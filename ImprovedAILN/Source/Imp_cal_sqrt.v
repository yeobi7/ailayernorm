==> flow/design.v <==
module Imp_cal_sqrt (
    input            i_clk,
    input            i_rstn,
    input            i_start,
    input    [15:0]  i_data,
    output   [7:0]   o_sqrt,
    output           o_done
);
    localparam IDLE   = 2'd0;
    localparam Stage1 = 2'd1;  
    localparam Stage2 = 2'd2;  
    localparam DONE   = 2'd3;
    reg [1:0]   c_state, n_state;
    reg [15:0]  c_temp_i,       n_temp_i;       
    reg [7:0]   c_temp_sqrt,    n_temp_sqrt;    
    reg [7:0]   c_temp_o,       n_temp_o;
    reg  [4:0]  msb_pos; 
    wire [2:0]  k;
    wire [15:0] d_norm;
    wire [7:0]  lut_addr;
    wire [7:0]  sqrt_lut_o;
    wire [7:0]  quotient;        
    wire [15:0] quotient_sq;
    wire [15:0] boundary;        
    always @(*) 
    begin
        if      (i_data[15]) msb_pos = 15;
        else if (i_data[14]) msb_pos = 14;
        else if (i_data[13]) msb_pos = 13;
        else if (i_data[12]) msb_pos = 12;
        else if (i_data[11]) msb_pos = 11;
        else if (i_data[10]) msb_pos = 10;
        else if (i_data[9])  msb_pos = 9;
        else if (i_data[8])  msb_pos = 8;
        else if (i_data[7])  msb_pos = 7;
        else if (i_data[6])  msb_pos = 6;
        else if (i_data[5])  msb_pos = 5;
        else if (i_data[4])  msb_pos = 4;
        else if (i_data[3])  msb_pos = 3;
        else if (i_data[2])  msb_pos = 2;
        else if (i_data[1])  msb_pos = 1;
        else                 msb_pos = 0;
    end
    Imp_sqrt_lut U_sqrt (
        .addr(lut_addr),
        .data(sqrt_lut_o)
    );
    assign k = msb_pos >> 1;
    assign d_norm = i_data << ((7 - k) << 1);
    assign lut_addr = d_norm[15:8];
    assign quotient = sqrt_lut_o >> (7 - k);
    assign quotient_sq = c_temp_sqrt * c_temp_sqrt;
    assign boundary = quotient_sq + c_temp_sqrt;
    always @(posedge i_clk or negedge i_rstn) 
    begin
        if (!i_rstn) 
        begin
            c_state      <= IDLE;
            c_temp_i     <= 16'd0;
            c_temp_sqrt  <= 8'd0;
            c_temp_o     <= 8'd0;
        end 
        else 
        begin
            c_state      <= n_state;
            c_temp_i     <= n_temp_i;
            c_temp_sqrt  <= n_temp_sqrt;        
            c_temp_o     <= n_temp_o;
        end
    end
    always @(*) 
    begin
        n_state = c_state;
        case (c_state)
            IDLE    :   if (i_start)            n_state = Stage1;
            Stage1  :                           n_state = Stage2;
            Stage2  :                           n_state = DONE;
            DONE    :                           n_state = IDLE;
        endcase
    end
    always @(*)
    begin
        n_temp_i = c_temp_i;
        case (c_state)
            IDLE    :   if (i_start)            n_temp_i = i_data;
        endcase
    end
    always@(*)
    begin
        n_temp_sqrt = c_temp_sqrt;
        case (c_state)
            Stage1  :                           n_temp_sqrt = quotient;
        endcase
    end
    always@(*)
    begin
        n_temp_o = c_temp_o;
        case (c_state)
            Stage2  : 
            begin
                if      (c_temp_i == 0)         n_temp_o = 8'b0;
                else if (c_temp_i > boundary)   n_temp_o = c_temp_sqrt + 1;
                else                            n_temp_o = c_temp_sqrt;    
            end
        endcase  
    end
    assign o_done = (c_state == DONE);
    assign o_sqrt = (c_state == DONE) ? c_temp_o : 8'd0;
endmodule
module Imp_sqrt_lut(
	input		[7:0]	addr,
	output reg	[7:0]	data
);
    always @(*)
    begin
        case (addr)
            8'd0   : data = 8'h0b;
            8'd1   : data = 8'h13;
            8'd2   : data = 8'h19;
            8'd3   : data = 8'h1d;
            8'd4   : data = 8'h21;
            8'd5   : data = 8'h25;
            8'd6   : data = 8'h28;
            8'd7   : data = 8'h2b;
            8'd8   : data = 8'h2e;
            8'd9   : data = 8'h31;
            8'd10  : data = 8'h33;
            8'd11  : data = 8'h36;
            8'd12  : data = 8'h38;
            8'd13  : data = 8'h3a;
            8'd14  : data = 8'h3c;
            8'd15  : data = 8'h3e;
            8'd16  : data = 8'h40;
            8'd17  : data = 8'h42;
            8'd18  : data = 8'h44;
            8'd19  : data = 8'h46;
            8'd20  : data = 8'h48;
            8'd21  : data = 8'h4a;
            8'd22  : data = 8'h4b;
            8'd23  : data = 8'h4d;
            8'd24  : data = 8'h4f;
            8'd25  : data = 8'h50;
            8'd26  : data = 8'h52;
            8'd27  : data = 8'h53;
            8'd28  : data = 8'h55;
            8'd29  : data = 8'h56;
            8'd30  : data = 8'h58;
            8'd31  : data = 8'h59;
            8'd32  : data = 8'h5b;
            8'd33  : data = 8'h5c;
            8'd34  : data = 8'h5d;
            8'd35  : data = 8'h5f;
            8'd36  : data = 8'h60;
            8'd37  : data = 8'h61;
            8'd38  : data = 8'h63;
            8'd39  : data = 8'h64;
            8'd40  : data = 8'h65;
            8'd41  : data = 8'h67;
            8'd42  : data = 8'h68;
            8'd43  : data = 8'h69;
            8'd44  : data = 8'h6a;
            8'd45  : data = 8'h6b;
            8'd46  : data = 8'h6d;
            8'd47  : data = 8'h6e;
            8'd48  : data = 8'h6f;
            8'd49  : data = 8'h70;
            8'd50  : data = 8'h71;
            8'd51  : data = 8'h72;
            8'd52  : data = 8'h73;
            8'd53  : data = 8'h75;
            8'd54  : data = 8'h76;
            8'd55  : data = 8'h77;
            8'd56  : data = 8'h78;
            8'd57  : data = 8'h79;
            8'd58  : data = 8'h7a;
            8'd59  : data = 8'h7b;
            8'd60  : data = 8'h7c;
            8'd61  : data = 8'h7d;
            8'd62  : data = 8'h7e;
            8'd63  : data = 8'h7f;
            8'd64  : data = 8'h80;
            8'd65  : data = 8'h81;
            8'd66  : data = 8'h82;
            8'd67  : data = 8'h83;
            8'd68  : data = 8'h84;
            8'd69  : data = 8'h85;
            8'd70  : data = 8'h86;
            8'd71  : data = 8'h87;
            8'd72  : data = 8'h88;
            8'd73  : data = 8'h89;
            8'd74  : data = 8'h8a;
            8'd75  : data = 8'h8b;
            8'd76  : data = 8'h8b;
            8'd77  : data = 8'h8c;
            8'd78  : data = 8'h8d;
            8'd79  : data = 8'h8e;
            8'd80  : data = 8'h8f;
            8'd81  : data = 8'h90;
            8'd82  : data = 8'h91;
            8'd83  : data = 8'h92;
            8'd84  : data = 8'h93;
            8'd85  : data = 8'h93;
            8'd86  : data = 8'h94;
            8'd87  : data = 8'h95;
            8'd88  : data = 8'h96;
            8'd89  : data = 8'h97;
            8'd90  : data = 8'h98;
            8'd91  : data = 8'h99;
            8'd92  : data = 8'h99;
            8'd93  : data = 8'h9a;
            8'd94  : data = 8'h9b;
            8'd95  : data = 8'h9c;
            8'd96  : data = 8'h9d;
            8'd97  : data = 8'h9d;
            8'd98  : data = 8'h9e;
            8'd99  : data = 8'h9f;
            8'd100 : data = 8'ha0;
            8'd101 : data = 8'ha1;
            8'd102 : data = 8'ha1;
            8'd103 : data = 8'ha2;
            8'd104 : data = 8'ha3;
            8'd105 : data = 8'ha4;
            8'd106 : data = 8'ha5;
            8'd107 : data = 8'ha5;
            8'd108 : data = 8'ha6;
            8'd109 : data = 8'ha7;
            8'd110 : data = 8'ha8;
            8'd111 : data = 8'ha8;
            8'd112 : data = 8'ha9;
            8'd113 : data = 8'haa;
            8'd114 : data = 8'hab;
            8'd115 : data = 8'hab;
            8'd116 : data = 8'hac;
            8'd117 : data = 8'had;
            8'd118 : data = 8'hae;
            8'd119 : data = 8'hae;
            8'd120 : data = 8'haf;
            8'd121 : data = 8'hb0;
            8'd122 : data = 8'hb1;
            8'd123 : data = 8'hb1;
            8'd124 : data = 8'hb2;
            8'd125 : data = 8'hb3;
            8'd126 : data = 8'hb3;
            8'd127 : data = 8'hb4;
            8'd128 : data = 8'hb5;
            8'd129 : data = 8'hb6;
            8'd130 : data = 8'hb6;
            8'd131 : data = 8'hb7;
            8'd132 : data = 8'hb8;
            8'd133 : data = 8'hb8;
            8'd134 : data = 8'hb9;
            8'd135 : data = 8'hba;
            8'd136 : data = 8'hba;
            8'd137 : data = 8'hbb;
            8'd138 : data = 8'hbc;
            8'd139 : data = 8'hbc;
            8'd140 : data = 8'hbd;
            8'd141 : data = 8'hbe;
            8'd142 : data = 8'hbe;
            8'd143 : data = 8'hbf;
            8'd144 : data = 8'hc0;
            8'd145 : data = 8'hc0;
            8'd146 : data = 8'hc1;
            8'd147 : data = 8'hc2;
            8'd148 : data = 8'hc2;
            8'd149 : data = 8'hc3;
            8'd150 : data = 8'hc4;
            8'd151 : data = 8'hc4;
            8'd152 : data = 8'hc5;
            8'd153 : data = 8'hc6;
            8'd154 : data = 8'hc6;
            8'd155 : data = 8'hc7;
            8'd156 : data = 8'hc8;
            8'd157 : data = 8'hc8;
            8'd158 : data = 8'hc9;
            8'd159 : data = 8'hca;
            8'd160 : data = 8'hca;
            8'd161 : data = 8'hcb;
            8'd162 : data = 8'hcb;
            8'd163 : data = 8'hcc;
            8'd164 : data = 8'hcd;
            8'd165 : data = 8'hcd;
            8'd166 : data = 8'hce;
            8'd167 : data = 8'hcf;
            8'd168 : data = 8'hcf;
            8'd169 : data = 8'hd0;
            8'd170 : data = 8'hd0;
            8'd171 : data = 8'hd1;
            8'd172 : data = 8'hd2;
            8'd173 : data = 8'hd2;
            8'd174 : data = 8'hd3;
            8'd175 : data = 8'hd3;
            8'd176 : data = 8'hd4;
            8'd177 : data = 8'hd5;
            8'd178 : data = 8'hd5;
            8'd179 : data = 8'hd6;
            8'd180 : data = 8'hd6;
            8'd181 : data = 8'hd7;
            8'd182 : data = 8'hd8;
            8'd183 : data = 8'hd8;
            8'd184 : data = 8'hd9;
            8'd185 : data = 8'hd9;
            8'd186 : data = 8'hda;
            8'd187 : data = 8'hdb;
            8'd188 : data = 8'hdb;
            8'd189 : data = 8'hdc;
            8'd190 : data = 8'hdc;
            8'd191 : data = 8'hdd;
            8'd192 : data = 8'hdd;
            8'd193 : data = 8'hde;
            8'd194 : data = 8'hdf;
            8'd195 : data = 8'hdf;
            8'd196 : data = 8'he0;
            8'd197 : data = 8'he0;
            8'd198 : data = 8'he1;
            8'd199 : data = 8'he1;
            8'd200 : data = 8'he2;
            8'd201 : data = 8'he3;
            8'd202 : data = 8'he3;
            8'd203 : data = 8'he4;
            8'd204 : data = 8'he4;
            8'd205 : data = 8'he5;
            8'd206 : data = 8'he5;
            8'd207 : data = 8'he6;
            8'd208 : data = 8'he7;
            8'd209 : data = 8'he7;
            8'd210 : data = 8'he8;
            8'd211 : data = 8'he8;
            8'd212 : data = 8'he9;
            8'd213 : data = 8'he9;
            8'd214 : data = 8'hea;
            8'd215 : data = 8'hea;
            8'd216 : data = 8'heb;
            8'd217 : data = 8'heb;
            8'd218 : data = 8'hec;
            8'd219 : data = 8'hed;
            8'd220 : data = 8'hed;
            8'd221 : data = 8'hee;
            8'd222 : data = 8'hee;
            8'd223 : data = 8'hef;
            8'd224 : data = 8'hef;
            8'd225 : data = 8'hf0;
            8'd226 : data = 8'hf0;
            8'd227 : data = 8'hf1;
            8'd228 : data = 8'hf1;
            8'd229 : data = 8'hf2;
            8'd230 : data = 8'hf2;
            8'd231 : data = 8'hf3;
            8'd232 : data = 8'hf3;
            8'd233 : data = 8'hf4;
            8'd234 : data = 8'hf5;
            8'd235 : data = 8'hf5;
            8'd236 : data = 8'hf6;
            8'd237 : data = 8'hf6;
            8'd238 : data = 8'hf7;
            8'd239 : data = 8'hf7;
            8'd240 : data = 8'hf8;
            8'd241 : data = 8'hf8;
            8'd242 : data = 8'hf9;
            8'd243 : data = 8'hf9;
            8'd244 : data = 8'hfa;
            8'd245 : data = 8'hfa;
            8'd246 : data = 8'hfb;
            8'd247 : data = 8'hfb;
            8'd248 : data = 8'hfc;
            8'd249 : data = 8'hfc;
            8'd250 : data = 8'hfd;
            8'd251 : data = 8'hfd;
            8'd252 : data = 8'hfe;
            8'd253 : data = 8'hfe;
            8'd254 : data = 8'hff;
            8'd255 : data = 8'hff;
            default: data = 8'd0;
        endcase
    end
endmodule
Step by step through the tools: Imp_cal_sqrt
Tool output for the design above, in the order of the flow.
Lines are those of the file above, counted from 1.
Operators: Yosys type, input widths -> output width; for muxes data width and select width s.
Library cell names are shortened.
The mark - stands for no value.
- design top: Imp_cal_sqrt
- clock port: i_clk
- library: sky130hd
- corner: tt_025C_1v80

After elaboration
Source: Yosys, flattened and elaborated, memories not mapped. Widths are those after wreduce. Registers that Yosys merges into a memory's read port (data or address) are not register bits. Print and check cells do not count. Equal cells are merged and count once.
Memory sizes are those after Yosys's memory passes, which may raise the word count (mostly to a power of two), join words into wider ones and drop unused or constant bits.
- eq/ne operators: 4
- multiply operators: 1
- noted order comparisons: 1
- noted shift operators: 2
- mux-type cells: 20
- noted reductions and logical operators: 3
- add/subtract/negate cells at 3
- operators by type and width (operator ; count):
    $mul 8x8->16 ; 1
    $shl 16x32->16 ; 1
    $shr 8x32->8 ; 1
    $mux 4 ; 8
    $mux 8 ; 3
    $gt 16x16->1 ; 1
    $add 16x8->16 ; 1
    $logic_not 16->1 ; 1
    $mux 3 ; 4
    $add 8x1->8 const B ; 1
    $pmux 2 s4 ; 1
    $mux 2 ; 3
    $eq 2x2->1 const B ; 2
    $sub 3x3->4 const A ; 1
    $eq 2x1->1 const B ; 1
    $ne 2x2->1 const B ; 1
    $logic_not 2->1 ; 1
    $reduce_and 2->1 ; 1
    $mux 1 ; 1
- noted register bits: 34
- cells after elaboration: 39
- output and inout port bits: 9
- input port bits at 19
- memory cells at 1
- ROM bits at 2048
- memory list (name ; words ; bits a word ; rd ports ; write ports ; RTL line ; RTL):
    (no name shown) ; 256 ; 8 ; 1 ; 0 ; 116 ; case (addr)

Longest topological paths
Depth = most cells in a row (Yosys ltp): at word level without a register or memory, in the mapped netlist without a sequential cell, where the memories' decode and read muxes count.
- depth after elaboration at 17
- ABC_AREA: 0
- depth in mapped cells: 33
- noted gate-level depth less buffers: 32

Mapped cells and area
Source: synth_stat.txt of the flow (Yosys; design flattened, memories mapped). It holds for the ABC_AREA given above (unset counts as 0); a run with the other value may have another netlist.
The area totals of this step are shown rounded.
- mapped cells: 755
- noted buffers: 50
- flip-flops: 36
- area of sequential cells: 900 um^2
- mapped area at 6000 um^2
- cells by type (cell ; count ; area in all (um^2)):
    dfrtp_1 ; 35 ; 875.84
    ha_1 ; 59 ; 738.208
    fa_1 ; 33 ; 660.634
    inv_1 ; 89 ; 334.07
    nand2_1 ; 71 ; 266.506
    a21oi_1 ; 53 ; 265.254
    o21ai_0 ; 46 ; 230.221
    mux2_2 ; 16 ; 180.173
    and2_1 ; 26 ; 162.656
    xnor2_1 ; 18 ; 157.651
    nor2_1 ; 35 ; 131.376
    o22ai_1 ; 18 ; 112.608
    buf_2 ; 20 ; 100.096
    nand3_1 ; 18 ; 90.086
    a21o_1 ; 11 ; 82.579
    a211o_1 ; 8 ; 70.067
    mux2i_1 ; 7 ; 70.067
    a31oi_1 ; 11 ; 68.816
Not listed: further types 58, cells in them 181.
The figures by module come from a second, unflattened synthesis with its own total; it is not the netlist above.
- noted cells (unflattened synthesis): 741
- area (unflattened synthesis) at 6200 um^2
Rows give one instance, submodules left out.
- by module (module ; instances ; sequential area (um^2) ; cells ; area (um^2)):
    Imp_cal_sqrt ; 1 ; 900 ; 484 ; 4400
    Imp_sqrt_lut ; 1 ; 0.0 ; 257 ; 1700

Path before layout
Path of least setup slack by OpenSTA after synthesis, without wires, with an ideal clock, recovery checks aside; 20% of the period is set as input and as output delay. Where synthesis merged equal registers, the netlist keeps one of their names.
- kind: register -> register
- start point: register c_temp_sqrt[3]
- end point: register c_temp_o[7]
- noted slack: 1.036 ns
- noted driving pins on the path: 32
- noted buffers on the path: 1
- required time: 7.046 ns
- clock period at 7.18 ns
- data arrival time at 6.011 ns
- noted launch time at the first pin: 0.000 ns
- library setup time at 0.134 ns
- path delay at 6.145 ns
- synthesis period reached at 6.144 ns
"path delay" is the arrival time less input delay plus setup time.
"driving pins on the path" counts driving pins, that of a launching flip-flop among them; a cell with two outputs on the path counts twice.
"synthesis period reached" is the clock period less the worst setup slack; recovery checks do not enter. This is arithmetic on one report: input and output delays are still those of the set period (20% each).
Between the ends stands the longest chain of elaborated cells between them, by number of cells; it is not shown to be the way that was timed. Of several equally long chains one is given.
A line is the first line of the expression or statement that the cell stems from. Yosys adds cells for indexed reads and writes and turns some case tables into memories.
- cells stage by stage: dfrtp_1 clkbuf_1 and2_1 inv_1 fa_1 fa_1 inv_1 ha_1 inv_1 fa_1 inv_1 ha_1 a21o_1 a21oi_1 o21ai_0 a21oi_1 o21ai_0 a21oi_1 o21ai_0 a21oi_1 o21ai_0 xnor2_1 ha_1 nand3_1 nor2_1 nand2_1 or3_1 o21ai_0 nor2_1 nand3_1 xnor2_1 o22ai_1
- noted length of the longest elaborated chain: 5
- noted elaborated cells on any way between the ends: 6
- RTL lines with such cells at 4
- classes of those cells: add/sub: 2; mul: 1; compare: 1; mux: 2
- RTL lines, path post-synthesis (item ; RTL line ; RTL):
    start: declaration ; 15 ; reg [7:0]   c_temp_sqrt,    n_temp_sqrt;
    start: assignment ; 60 ; c_temp_sqrt  <= 8'd0;
    start: assignment ; 67 ; c_temp_sqrt  <= n_temp_sqrt;
    $mul 8x8->16 ; 52 ; assign quotient_sq = c_temp_sqrt * c_temp_sqrt;
    $add 16x8->16 ; 53 ; assign boundary = quotient_sq + c_temp_sqrt;
    $gt 16x16->1 ; 102 ; else if (c_temp_i > boundary)   n_temp_o = c_temp_sqrt + 1;
    $mux 8 ; 102 ;
    $mux 8 ; 101 ; if      (c_temp_i == 0)         n_temp_o = 8'b0;
    end: assignment ; 61 ; c_temp_o     <= 8'd0;
    end: assignment ; 68 ; c_temp_o     <= n_temp_o;
    end: declaration ; 16 ; reg [7:0]   c_temp_o,       n_temp_o;

Timing after layout
From the final timing report of stored run 1: the path of least setup slack in the routed layout; clock arrival at registers is part of the times.
- kind: register -> register
- start point: register c_temp_sqrt[2]
- end point: register c_temp_o[7]
- data arrival time at 6.30 ns
- noted driving pins on the path: 36
- noted slack: 1.25 ns
- noted launch time at the first pin: 0.29 ns
- required time: 7.55 ns
- library setup time at 0.13 ns
- clock period at 7.4 ns
- noted buffers on the path: 3
Between the ends stands the longest chain of elaborated cells between them, by number of cells; it is not shown to be the way that was timed. Of several equally long chains one is given.
- cells stage by stage: dfrtp_2 buf_4 and2_2 fa_2 ha_1 ha_2 inv_2 fa_1 inv_1 ha_2 inv_2 fa_2 nor2b_2 o21ai_2 a21oi_2 o21ai_2 a21oi_2 o21ai_2 a21oi_2 o21ai_2 nand2b_1 a21o_1 a21oi_2 xnor2_1 ha_1 nand3_2 nor2_1 nand2_1 buf_6 a21oi_2 o21ai_1 buf_4 nor2_4 nand3_2 xnor2_1 o22ai_1
- noted length of the longest elaborated chain: 5
- noted elaborated cells on any way between the ends: 6
- RTL lines with such cells at 4
- classes of those cells: add/sub: 2; mul: 1; compare: 1; mux: 2
- RTL lines, path after layout (item ; RTL line ; RTL):
    start: declaration ; 15 ; reg [7:0]   c_temp_sqrt,    n_temp_sqrt;
    start: assignment ; 60 ; c_temp_sqrt  <= 8'd0;
    start: assignment ; 67 ; c_temp_sqrt  <= n_temp_sqrt;
    $mul 8x8->16 ; 52 ; assign quotient_sq = c_temp_sqrt * c_temp_sqrt;
    $add 16x8->16 ; 53 ; assign boundary = quotient_sq + c_temp_sqrt;
    $gt 16x16->1 ; 102 ; else if (c_temp_i > boundary)   n_temp_o = c_temp_sqrt + 1;
    $mux 8 ; 102 ;
    $mux 8 ; 101 ; if      (c_temp_i == 0)         n_temp_o = 8'b0;
    end: assignment ; 61 ; c_temp_o     <= 8'd0;
    end: assignment ; 68 ; c_temp_o     <= n_temp_o;
    end: declaration ; 16 ; reg [7:0]   c_temp_o,       n_temp_o;

Add stored flow runs of Imp_cal_sqrt

Design Imp_cal_sqrt on sky130hd. What follows are 2 stored runs of the flow, each under its own settings; their order means nothing. The constraints put input and output delay at 20% of the set period each and load the outputs with 0.01 pF.
"reached clock period" = clock period - worst setup slack. The figure is calculated, with input and output delays left at 20% of the set period.
"worst path time" means the part of the period allowed to the worst setup path (the constraints hold back 20% at inputs and 20% at outputs) less its slack; where the path has registers, the arrival times of their clocks count too.
"power consumption": no workload was simulated; the value follows from the tool's default switching activity.
Values from the reports are rounded here.

Stored run 1

==> flow/run.sh <==
#!/bin/bash
# the make line also repeats the synthesis and layout settings of config.mk as NAME=value (left out here)
make -C /OpenROAD-flow-scripts/flow DESIGN_CONFIG=/design/flow/config.mk WORK_HOME=/design/flow/orfs CLKGATE_MAP_FILE= finish
==> flow/config.mk <==
export PLATFORM = sky130hd
export DESIGN_NAME = Imp_cal_sqrt
export DESIGN_NICKNAME = Imp_cal_sqrt
export VERILOG_FILES = /design/flow/design.v
export SDC_FILE = /design/flow/constraint.sdc
export NUM_CORES = 4
export LEC_CHECK = 0
export CAP_MARGIN = 20
export CELL_PAD_IN_SITES_DETAIL_PLACEMENT = 0
export CORE_ASPECT_RATIO = 0.55
export CORE_MARGIN = 7
export CORE_UTILIZATION = 52
export CTS_CLUSTER_DIAMETER = 287
export MAX_ROUTING_LAYER = met5
export PLACE_DENSITY = 0.4
export SETUP_SLACK_MARGIN = 1.22
export SLEW_MARGIN = 20
==> flow/constraint.sdc <==
create_clock -name core_clock -period 7.4 [get_ports {i_clk}]
set_input_delay 1.4800 -clock core_clock [delete_from_list [all_inputs] [get_ports {i_clk}]]
set_output_delay 1.4800 -clock core_clock [all_outputs]
set_load 0.01 [all_outputs]

Measured in stored run 1:
- noted the area of the die: 15000 um^2
- synthesized cell area at 6000 um^2
- noted the utilization: 0.64
- noted the total negative slack: 0.000 ns
- worst path time: 6.15 ns
- worst setup path type: register -> register
- noted the area of the standard cells in the finished layout: 7000 um^2
- reached clock period at 6.146 ns
- noted the worst setup slack after layout: 1.3 ns
- power consumption: 710 µW
- worst hold slack in the final report: 0.53 ns

Stored run 2

==> flow/run.sh <==
#!/bin/bash
# the make line also repeats the synthesis and layout settings of config.mk as NAME=value (left out here)
make -C /OpenROAD-flow-scripts/flow DESIGN_CONFIG=/design/flow/config.mk WORK_HOME=/design/flow/orfs CLKGATE_MAP_FILE= finish
==> flow/config.mk <==
export PLATFORM = sky130hd
export DESIGN_NAME = Imp_cal_sqrt
export DESIGN_NICKNAME = Imp_cal_sqrt
export VERILOG_FILES = /design/flow/design.v
export SDC_FILE = /design/flow/constraint.sdc
export NUM_CORES = 4
export LEC_CHECK = 0
export CAP_MARGIN = 20
export CORE_MARGIN = 2
export CORE_UTILIZATION = 40
export SLEW_MARGIN = 20
==> flow/constraint.sdc <==
create_clock -name core_clock -period 6.84 [get_ports {i_clk}]
set_input_delay 1.3680 -clock core_clock [delete_from_list [all_inputs] [get_ports {i_clk}]]
set_output_delay 1.3680 -clock core_clock [all_outputs]
set_load 0.01 [all_outputs]

Measured in stored run 2:
- noted the area of the die: 16000 um^2
- synthesized cell area at 6000 um^2
- noted the utilization: 0.45
- noted the total negative slack: 0.000 ns
- worst path time: 6.32 ns
- worst setup path type: register -> register
- noted the area of the standard cells in the finished layout: 6500 um^2
- reached clock period at 6.325 ns
- noted the worst setup slack after layout: 0.52 ns
- power consumption: 720 µW
- worst hold slack in the final report: 0.53 ns
