==> flow/design.v <==
module Imp_Ex2_Unit #(
    parameter N = 8                   
)(
    input                   i_clk,
    input                   i_rstn,
    input                   i_valid,
    input  signed [7:0]     i_x,          
    output                  o_Ex2_done,
    output        [15:0] o_Ex2         
);
    localparam IDLE   = 2'd0;
    localparam ACC    = 2'd1;
    localparam DIVIDE = 2'd2;
    localparam DONE   = 2'd3;
    localparam DATA_W           = 8;
    localparam SQUARED_WIDTH    = (2*DATA_W - 1);
    localparam CNT_WIDTH        = $clog2(N);
    localparam SHIFT            = CNT_WIDTH;
    localparam ROUND_BIAS       = (1 << (SHIFT-1));
    localparam ACC_WIDTH        = SQUARED_WIDTH + CNT_WIDTH;
    localparam EX2_WIDTH        = SQUARED_WIDTH;
    localparam DOUT_WIDTH       = ACC_WIDTH + CNT_WIDTH;
    reg         [2:0]               n_state,   c_state;
    reg         [ACC_WIDTH-1:0]     n_acc,     c_acc;
    reg         [CNT_WIDTH-1:0]     n_cnt_acc, c_cnt_acc;
    reg signed  [EX2_WIDTH-1:0]     n_Ex2,     c_Ex2;
    wire [SQUARED_WIDTH-1:0]    squared_x;
    wire [3:0]                  H, L;
    wire [7:0]                  H_sq, L_sq, HxL;
    wire [7:0]                  x_abs;
    assign x_abs = i_x[7] ? (~i_x + 8'd1) : i_x;         
    assign H = x_abs[7:4];
    assign L = x_abs[3:0];
    Imp_mult4b_lut u_H_sq (.addr(H), .data(H_sq));
    Imp_mult4b_lut u_L_sq (.addr(L), .data(L_sq));
    assign HxL = H * L;
    assign squared_x = (H_sq << 8) + (HxL << 5) + L_sq;
    wire [ACC_WIDTH:0]      acc_rounded;
    wire [EX2_WIDTH-1:0]    avg_ex2;        
    assign acc_rounded = {1'b0, c_acc} + ROUND_BIAS;         
    assign avg_ex2     = acc_rounded >> SHIFT;               
    always @(posedge i_clk or negedge i_rstn)
    begin
        if (!i_rstn)
        begin
            c_state   <= IDLE;
            c_acc     <= 0;
            c_cnt_acc <= 0;
            c_Ex2     <= 0;
        end
        else
        begin
            c_state   <= n_state;
            c_acc     <= n_acc;
            c_cnt_acc <= n_cnt_acc;
            c_Ex2     <= n_Ex2;
        end
    end
    always @(*)
    begin
        n_state = c_state;
        case (c_state)
            IDLE   : if (i_valid)                n_state = ACC;
            ACC    : if (c_cnt_acc == N-1)       n_state = DIVIDE;
            DIVIDE :                             n_state = DONE;          
            DONE   :                             n_state = IDLE;
        endcase
    end
    always @(*)
    begin
        n_cnt_acc = c_cnt_acc;
        case (c_state)
            IDLE :                  n_cnt_acc = 0;
            ACC  : if (i_valid)     n_cnt_acc = c_cnt_acc + 1;
        endcase
    end
    always @(*)
    begin
        n_acc = c_acc;
        case (c_state)
            IDLE :                  n_acc = 0;
            ACC  : if (i_valid)     n_acc = c_acc + squared_x;
        endcase
    end
    always @(*)
    begin
        n_Ex2 = c_Ex2;
        case (c_state)
            IDLE   :                  n_Ex2 = 0;
            DIVIDE :                  n_Ex2 = avg_ex2;
        endcase
    end
    assign o_Ex2      = (c_state == DONE) ? c_Ex2 : 0;
    assign o_Ex2_done = (c_state == DONE);
endmodule
module Imp_mult4b_lut (
	input		[3:0]	addr,
	output reg	[7:0]	data
);
	always@(*)
	begin
		case (addr)
			4'd0	: data = 8'd0;
			4'd1	: data = 8'd1;
			4'd2	: data = 8'd4;	
			4'd3	: data = 8'd9;
			4'd4	: data = 8'd16;
			4'd5	: data = 8'd25;
			4'd6	: data = 8'd36;
			4'd7	: data = 8'd49;
			4'd8	: data = 8'd64;
			4'd9	: data = 8'd81;
			4'd10	: data = 8'd100;
			4'd11	: data = 8'd121;
			4'd12	: data = 8'd144;
			4'd13	: data = 8'd169;
			4'd14	: data = 8'd196;
			4'd15	: data = 8'd225;
			default : data = 8'd0;
		endcase
	end
endmodule
### Reports on Imp_Ex2_Unit

Tool output for the design above, in the order of the flow.
Line numbers count from 1 in the design file above.
Operators carry their Yosys type and port widths (W data, S select, Z words).
Not given: n/a

* top: Imp_Ex2_Unit
* clock: i_clk
* library: sky130hd
* corner: tt_025C_1v80

### Word-level counts

Source: Yosys, flattened and elaborated, memories not mapped. Widths are those after wreduce. Registers that Yosys merges into a memory's read port (data or address) are not register bits. Print and check cells do not count.
Memory sizes are those after Yosys's memory passes, which may raise the word count (mostly to a power of two), join words into wider ones and drop unused or constant bits.

* memory bits (read-only): 224
* word-level cells: 38
* register bits: 39
* input bits: 11
* output and inout bits: 17
* memory cells: 2

* equal/unequal tests: 8
* multiply operators: 1
* bitwise operators: 1
* add/sub/neg operators: 6
* multiplexer cells: 10
* reduce/logical cells: 6

Memory list
* (name not given): depth 16, bits a word 7, rd ports 1, wr ports 0, line 102 `case (addr)`
* (name not given): depth 16, bits a word 7, rd ports 1, wr ports 0, line 102

Operator list (number)
* $pmux W18 S2: 1
* $mul A4 B4 Y8: 1
* $pmux W15 S2: 1
* $add A18 B15 Y18: 1
* $add A18 B3 Y18 const B: 1
* $mux W18: 1
* $mux W16: 1
* $add A15 B13 Y15: 1
* $add A15 B8 Y15: 1
* $pmux W3 S4: 1
* $eq A3 B2 Y1 const B: 3
* $mux W3: 3
* $add A8 B1 Y8 const B: 1
* $not A8 Y8: 1
* $mux W8: 1
* $ne A2 B2 Y1 const B: 3
* $pmux W3 S2: 1
* $reduce_bool A2 Y1: 2
* $reduce_bool A4 Y1: 1
* $add A3 B1 Y3 const B: 1
* $eq A3 B1 Y1 const B: 1
* $eq A3 B3 Y1 const B: 1
* $logic_not A3 Y1: 1
* $reduce_and A3 Y1: 1
* $reduce_and A2 Y1: 1

### Depth

Yosys ltp: most cells in a row. Word level: on the elaborated netlist, between registers, memories and ports. Mapped: between sequential cells and ports; inverters and the memories' decode and read muxes count.

* depth after elaboration: 9
* ABC_AREA: 1
* mapped depth: 38
* depth with buffers taken out: 38

### Mapped cells and area

Source: synth_stat.txt of the flow (Yosys; design flattened, memories mapped). It holds for the ABC_AREA given above (unset counts as 0); a run with the other value may have another netlist.

* standard cells after synthesis: 618
* chip area (Yosys): 0.0040289 mm^2
* sequential part of the area: 0.0010022 mm^2
* buffers: 7
* mapped flip-flops: 40

Cell types
* sky130_fd_sc_hd__dfrtp_1: number 39, total area 975.936 um^2
* sky130_fd_sc_hd__nand2_1: number 205, total area 769.488 um^2
* sky130_fd_sc_hd__ha_1: number 38, total area 475.456 um^2
* sky130_fd_sc_hd__inv_1: number 106, total area 397.882 um^2
* sky130_fd_sc_hd__nand3_1: number 38, total area 190.182 um^2
* sky130_fd_sc_hd__nor2_1: number 43, total area 161.405 um^2
* sky130_fd_sc_hd__a21oi_1: number 21, total area 105.101 um^2
* sky130_fd_sc_hd__o21ai_0: number 21, total area 105.101 um^2
* sky130_fd_sc_hd__fa_1: number 5, total area 100.096 um^2
* sky130_fd_sc_hd__nand2_4: number 5, total area 56.304 um^2
* sky130_fd_sc_hd__nand4_1: number 9, total area 56.304 um^2
* sky130_fd_sc_hd__xor2_1: number 6, total area 52.55 um^2
* sky130_fd_sc_hd__o21ai_1: number 10, total area 50.048 um^2
* sky130_fd_sc_hd__a22o_1: number 5, total area 43.792 um^2
* sky130_fd_sc_hd__nand2_2: number 7, total area 43.792 um^2
* sky130_fd_sc_hd__nor2_2: number 6, total area 37.536 um^2
* sky130_fd_sc_hd__nor2_4: number 3, total area 33.782 um^2
* sky130_fd_sc_hd__inv_2: number 8, total area 30.029 um^2

Not listed: further types 25, cells in them 43.

### Worst setup path after synthesis

Source: OpenSTA report_checks on the synthesized netlist (no wires, ideal clock, input and output delay 20% of the period each), path of least setup slack; recovery checks are left aside. Register names are those of the netlist, which keeps one name where synthesis merged equal registers.

* kind: input-to-reg
* start: input i_x[0]
* end: register c_acc[15]
* path buffers: 0
* data required time: 6.767 ns
* delay of the path: 4.710 ns
* driving pins on the path: 36
* arrival time: 5.973 ns
* launch time at the first pin: 1.376 ns
* input delay: 1.376 ns
* setup time: 0.113 ns
* slack: 0.794 ns
* clock period: 6.88 ns
* period reached after synthesis: 6.086 ns

"delay of the path" = arrival - input delay + setup time.
"driving pins on the path": output pins that drive a net of the path, with the launching flip-flop's if there is one; two outputs of one cell count as two.
"period reached after synthesis" = period - worst setup slack (recovery checks aside). The figure is calculated, with input and output delays left at 20% of the set period.
The rows between start and end are the longest chain of elaborated cells between them; the timing report does not say that the signal goes this way. Where chains are equally long, one stands for them.
Each line given opens the expression or statement behind the cell; cells for indexed reads and writes are added by Yosys, which also makes memories of some case tables.

* path through: sky130_fd_sc_hd__inv_2 -> sky130_fd_sc_hd__ha_1 -> sky130_fd_sc_hd__inv_1 -> sky130_fd_sc_hd__nor2_2 -> sky130_fd_sc_hd__nand2_1 -> sky130_fd_sc_hd__nand2_1 -> sky130_fd_sc_hd__or2_1 -> sky130_fd_sc_hd__nand2_4 -> sky130_fd_sc_hd__nand2_1 -> sky130_fd_sc_hd__fa_1 -> sky130_fd_sc_hd__inv_1 -> sky130_fd_sc_hd__fa_1 -> sky130_fd_sc_hd__inv_1 -> sky130_fd_sc_hd__fa_1 -> sky130_fd_sc_hd__o221ai_1 -> sky130_fd_sc_hd__xor2_1 -> sky130_fd_sc_hd__ha_1 -> sky130_fd_sc_hd__nand2_1 -> sky130_fd_sc_hd__inv_1 -> sky130_fd_sc_hd__nand3_1 -> sky130_fd_sc_hd__nand2_1 -> sky130_fd_sc_hd__inv_2 -> sky130_fd_sc_hd__nand2_1 -> sky130_fd_sc_hd__nand2_1 -> sky130_fd_sc_hd__nand2_1 -> sky130_fd_sc_hd__nand2_1 -> sky130_fd_sc_hd__nand2_1 -> sky130_fd_sc_hd__ha_1 -> sky130_fd_sc_hd__a21oi_1 -> sky130_fd_sc_hd__nand2_1 -> sky130_fd_sc_hd__a21oi_1 -> sky130_fd_sc_hd__nand2_2 -> sky130_fd_sc_hd__nand2_1 -> sky130_fd_sc_hd__nand2_1 -> sky130_fd_sc_hd__nand2_1 -> sky130_fd_sc_hd__inv_1
* cells in the longest elaborated chain: 9
* elaborated cells on any way between the ends: 11
* RTL lines with such cells: 6
* classes of those cells: add/sub (4); mul (1); mux (3); logic (1); memory (2)

RTL lines, path after synthesis
* start: declaration: line 7 `input  signed [7:0]     i_x,`
* $not A8 Y8: line 31 `assign x_abs = i_x[7] ? (~i_x + 8'd1) : i_x;`
* $add A8 B1 Y8: line 31
* $mux W8: line 31
* $mul A4 B4 Y8: line 36 `assign HxL = H * L;`
* $add A15 B13 Y15: line 37 `assign squared_x = (H_sq << 8) + (HxL << 5) + L_sq;`
* $add A15 B8 Y15: line 37
* $add A18 B15 Y18: line 82 `ACC  : if (i_valid)     n_acc = c_acc + squared_x;`
* $mux W18: line 82
* $pmux W18 S2: line 80 `case (c_state)`
* end: assignment: line 47 `c_acc     <= 0;`
* end: assignment: line 54 `c_acc     <= n_acc;`
* end: declaration: line 24 `reg         [ACC_WIDTH-1:0]     n_acc,     c_acc;`

==> results <==
Design Imp_Ex2_Unit on sky130hd. What follows are 2 stored runs of the flow, each under its own settings; their order means nothing. The constraints put input and output delay at 20% of the set period each and load the outputs with 0.01 pF.

### Stored run 1

==> flow/run.sh <==
#!/bin/bash
# the make line also repeats the synthesis and layout settings of config.mk as NAME=value (left out here)
make -C /OpenROAD-flow-scripts/flow DESIGN_CONFIG=/design/flow/config.mk WORK_HOME=/design/flow/orfs CLKGATE_MAP_FILE= finish
==> flow/config.mk <==
export PLATFORM = sky130hd
export DESIGN_NAME = Imp_Ex2_Unit
export DESIGN_NICKNAME = Imp_Ex2_Unit
export VERILOG_FILES = /design/flow/design.v
export SDC_FILE = /design/flow/constraint.sdc
export NUM_CORES = 4
export LEC_CHECK = 0
export ABC_AREA = 1
export CAP_MARGIN = 20
export CELL_PAD_IN_SITES_GLOBAL_PLACEMENT = 2
export CORE_MARGIN = 2
export CORE_UTILIZATION = 72
export CTS_CLUSTER_SIZE = 52
export GPL_ROUTABILITY_DRIVEN = 1
export PLACE_DENSITY_LB_ADDON = 0.04
export SETUP_SLACK_MARGIN = -0.26
export SLEW_MARGIN = 20
export TNS_END_PERCENT = 10
==> flow/constraint.sdc <==
create_clock -name core_clock -period 5.79 [get_ports {i_clk}]
set_input_delay 1.1580 -clock core_clock [delete_from_list [all_inputs] [get_ports {i_clk}]]
set_output_delay 1.1580 -clock core_clock [all_outputs]
set_load 0.01 [all_outputs]

Outcome of stored run 1: unfinished; error FLW-0024 in placement

### Stored run 2

==> flow/run.sh <==
#!/bin/bash
# the make line also repeats the synthesis and layout settings of config.mk as NAME=value (left out here)
make -C /OpenROAD-flow-scripts/flow DESIGN_CONFIG=/design/flow/config.mk WORK_HOME=/design/flow/orfs CLKGATE_MAP_FILE= finish
==> flow/config.mk <==
export PLATFORM = sky130hd
export DESIGN_NAME = Imp_Ex2_Unit
export DESIGN_NICKNAME = Imp_Ex2_Unit
export VERILOG_FILES = /design/flow/design.v
export SDC_FILE = /design/flow/constraint.sdc
export NUM_CORES = 4
export LEC_CHECK = 0
export CAP_MARGIN = 20
export CELL_PAD_IN_SITES_DETAIL_PLACEMENT = 2
export CELL_PAD_IN_SITES_GLOBAL_PLACEMENT = 2
export CORE_MARGIN = 2
export CORE_UTILIZATION = 53
export CTS_CLUSTER_DIAMETER = 387
export GPL_TIMING_DRIVEN = 0
export PLACE_DENSITY_LB_ADDON = 0.02
export SETUP_SLACK_MARGIN = -0.22
export SLEW_MARGIN = 25
export TNS_END_PERCENT = 70
==> flow/constraint.sdc <==
create_clock -name core_clock -period 5.0 [get_ports {i_clk}]
set_input_delay 1.0000 -clock core_clock [delete_from_list [all_inputs] [get_ports {i_clk}]]
set_output_delay 1.0000 -clock core_clock [all_outputs]
set_load 0.01 [all_outputs]

Outcome of stored run 2: unfinished; error FLW-0024 in placement
